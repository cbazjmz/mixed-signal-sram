==> flow/design.v <==
`timescale 1ns/1ps
module wb_master #(
    parameter AW = 16,
    parameter DW = 32
) (
    input  logic             clk,
    input  logic             rst_n,
    input  logic [AW-1:0]   cmd_addr,
    input  logic [DW-1:0]   cmd_wdata,
    input  logic             cmd_we,
    input  logic             cmd_valid,
    output logic             cmd_ready,
    output logic [DW-1:0]   rsp_rdata,
    output logic             rsp_valid,
    output logic [AW-1:0]   wbm_adr_o,
    output logic [DW-1:0]   wbm_dat_o,
    input  logic [DW-1:0]   wbm_dat_i,
    output logic             wbm_we_o,
    output logic [3:0]       wbm_sel_o,
    output logic             wbm_stb_o,
    output logic             wbm_cyc_o,
    input  logic             wbm_ack_i,
    input  logic             wbm_err_i
);
    typedef enum logic {
        IDLE   = 1'b0,
        ACTIVE = 1'b1
    } state_e;
    state_e state;
    always_ff @(posedge clk or negedge rst_n) begin
        if (!rst_n) begin
            state     <= IDLE;
            wbm_adr_o <= '0;
            wbm_dat_o <= '0;
            wbm_we_o  <= 1'b0;
            wbm_sel_o <= 4'b0;
            wbm_stb_o <= 1'b0;
            wbm_cyc_o <= 1'b0;
            rsp_rdata <= '0;
            rsp_valid <= 1'b0;
        end else begin
            rsp_valid <= 1'b0;    
            case (state)
                IDLE: begin
                    if (cmd_valid) begin
                        wbm_adr_o <= cmd_addr;
                        wbm_dat_o <= cmd_wdata;
                        wbm_we_o  <= cmd_we;
                        wbm_sel_o <= 4'hF;       
                        wbm_stb_o <= 1'b1;
                        wbm_cyc_o <= 1'b1;
                        state     <= ACTIVE;
                    end
                end
                ACTIVE: begin
                    if (wbm_ack_i || wbm_err_i) begin
                        wbm_stb_o <= 1'b0;
                        wbm_cyc_o <= 1'b0;
                        rsp_rdata <= wbm_dat_i;   
                        rsp_valid <= 1'b1;
                        state     <= IDLE;
                    end
                end
                default: state <= IDLE;
            endcase
        end
    end
    assign cmd_ready = (state == IDLE);
endmodule
Step by step through the tools: wb_master --
Tool output for the design above, in the order of the flow. Line numbers count from 1 in the design file above. Library cell names are shortened. A cell with - has no value.
Design: top module wb_master, clock input clk, library sky130hd, library corner tt_025C_1v80

Word level --
Counts by Yosys on the flattened word-level netlist (proc, flatten, opt, wreduce; memories kept). Register bits leave out memories and registers merged into their read ports (data or address). Print and check cells are left out. Cells with the same type and inputs are merged into one.
Word-level totals: bits in registers 85, word-level cells 23
Operators by class: equal/unequal tests 2, muxes and demuxes 8, bitwise logic cells 1, reduce/logical cells 4
Operators by type and width (number):
- 2-bit AND reduction | 3
- 1-bit 2-to-1 mux | 6
- 1-bit parallel mux with 2-bit select | 2
- 2-bit by 1-bit inequality test with 1-bit output (second input constant) | 1
- 2-bit inequality test (second input constant) | 1
- 1-bit logical OR | 1
- 1-bit inverter | 1

Depth --
Longest topological path by Yosys (ltp), each cell counted once; first at word level (registers and memories cut), then after technology mapping (sequential cells cut; the memories' decode and read muxes count).
Logic depth: word-level depth 3, ABC_AREA 0, gate-level depth with buffers 4, gate-level depth less buffers 2

Mapped cells and area --
Source: synth_stat.txt of the flow (Yosys; design flattened, memories mapped). It holds for the ABC_AREA given above (unset counts as 0); a run with the other value may have another netlist. Totals and module areas in this step are rounded.
Cells by type:
- dfrtp_1 | number 85, area in all 2127.04 µm²
- mux2_4 | number 48, area in all 720.691 µm²
- mux2_2 | number 33, area in all 371.606 µm²
- buf_12 | number 4, area in all 80.077 µm²
- buf_6 | number 4, area in all 45.043 µm²
- buf_4 | number 4, area in all 30.029 µm²
- buf_8 | number 1, area in all 15.014 µm²
- o21ai_2 | number 1, area in all 8.758 µm²
- o2bb2ai_1 | number 1, area in all 8.758 µm²
- a21o_1 | number 1, area in all 7.507 µm²
- inv_1 | number 2, area in all 7.507 µm²
- nor2_1 | number 2, area in all 7.507 µm²
- nor2b_1 | number 1, area in all 6.256 µm²
- or2_2 | number 1, area in all 6.256 µm²
Mapped netlist: standard cells after synthesis 188, cell area after synthesis 3442 µm², flip-flop cells 85, buffer cells 13

Path before layout --
OpenSTA on the mapped netlist: ideal clock, no wires. The path of least setup slack (recovery checks aside). Input and output delay are each 20% of the period. Register names are those of the netlist, which keeps one name where synthesis merged equal registers.
Timing path post-synthesis: kind register -> register, from reg state, to reg wbm_adr_o[0], clock period 1860 ps, library setup time 125 ps, time at the first pin 0 ps, arrival time 1148 ps, required time 1735 ps, setup slack 586 ps, delay of the path 1273 ps, stages on the path 5, buffers on the path 2, period reached after synthesis 1274 ps
"delay of the path" is the arrival time less input delay plus setup time. "stages on the path": output pins that drive a net of the path, with the launching flip-flop's if there is one; two outputs of one cell count as two. "period reached after synthesis" = period - worst setup slack (recovery checks aside). The figure is calculated, with input and output delays left at 20% of the set period. The rows between start and end are the longest chain of elaborated cells between them; the timing report does not say that the signal goes this way. Where chains are equally long, one stands for them. Each line given opens the expression or statement behind the cell; cells for indexed reads and writes are added by Yosys, which also makes memories of some case tables. A register here has more assigning lines than the two given.
On the way, post-synthesis: cells stage by stage dfrtp_1 -> nor2b_1 -> buf_6 -> buf_8 -> mux2_4, cells in the longest elaborated chain 2
Ends and longest elaborated chain, post-synthesis:
- start, declared | RTL line 29 | state_e state;
- start, assigned | RTL line 32 | state     <= IDLE;
- start, assigned | RTL line 52 | state     <= ACTIVE;
- 1-bit inverter
- 2-bit AND reduction
- end, assigned | RTL line 33 | wbm_adr_o <= '0;
- end, assigned | RTL line 46 | wbm_adr_o <= cmd_addr;
- end, declared | RTL line 15 | output logic [AW-1:0]   wbm_adr_o,

Path in the finished layout --
Path of least setup slack in the final report of job 1 (OpenROAD, finished layout, wires in). Where an end is a register, its clock arrival counts in the times. The path's times are printed in steps of 10 ps; the period is the one set.
Timing path after layout: kind register -> register, from reg state, to reg rsp_rdata[31], clock period 1420 ps, library setup time 110 ps, time at the first pin 320 ps, arrival time 1620 ps, required time 1630 ps, setup slack 10 ps, stages on the path 6, buffers on the path 3
The rows between start and end are the longest chain of elaborated cells between them; the timing report does not say that the signal goes this way. Where chains are equally long, one stands for them. A register here has more assigning lines than the two given.
On the way, after layout: cells stage by stage dfrtp_1 -> buf_6 -> buf_4 -> o21ai_4 -> buf_12 -> mux2_2, cells in the longest elaborated chain 1
Ends and longest elaborated chain, after layout:
- start, declared | RTL line 29 | state_e state;
- start, assigned | RTL line 32 | state     <= IDLE;
- start, assigned | RTL line 52 | state     <= ACTIVE;
- 2-bit AND reduction
- end, assigned | RTL line 39 | rsp_rdata <= '0;
- end, assigned | RTL line 59 | rsp_rdata <= wbm_dat_i;
- end, declared | RTL line 13 | output logic [DW-1:0]   rsp_rdata,

Data sheet: physical implementation of wb_master

Module wb_master, platform sky130hd: 2 stored runs of the flow (Yosys, OpenROAD) with differing settings, in no particular order. Input and output delays are each 20% of the period that was set; the output load is 0.01 pF.
By "achieved period" is meant the clock period of the run minus its worst setup slack. This is arithmetic on one report: input and output delays are still those of the set period (20% each).
By "time used up by the worst setup path" is meant the share of the clock period that the worst setup path is allowed (20% is reserved at inputs, 20% at outputs), minus its slack. Clock arrival times at its registers enter into it.
"total design power" is the tool's figure for a default switching activity; nothing was simulated.
"time used up by the worst setup path" is known to 10 ps.
Values from the reports are rounded here.

* Job 1 | settings: period_ns 1.42; CAP_MARGIN 20; CORE_MARGIN 2; CORE_UTILIZATION 40; SLEW_MARGIN 20 | results: post-synthesis cell area 3442 µm²; die footprint 9363 µm²; area of the standard cells in the finished layout 5453 µm²; utilization of the finished layout 65.7%; worst slack on setup checks 15 ps; total negative slack 0 ps; lowest hold slack 502 ps; total design power 0.006739 W; achieved period 1405 ps; time used up by the worst setup path 1410 ps; worst setup path kind register -> register
* Job 2 | settings: period_ns 1.76; CORE_UTILIZATION 42; CORE_ASPECT_RATIO 0.56; CORE_MARGIN 6; CTS_CLUSTER_SIZE 68; CAP_MARGIN 40; SLEW_MARGIN 20 | results: post-synthesis cell area 3442 µm²; die footprint 10600 µm²; area of the standard cells in the finished layout 5589 µm²; utilization of the finished layout 71.0%; worst slack on setup checks 95 ps; total negative slack 0 ps; lowest hold slack 502 ps; total design power 0.006358 W; achieved period 1665 ps; time used up by the worst setup path 1310 ps; worst setup path kind register -> output
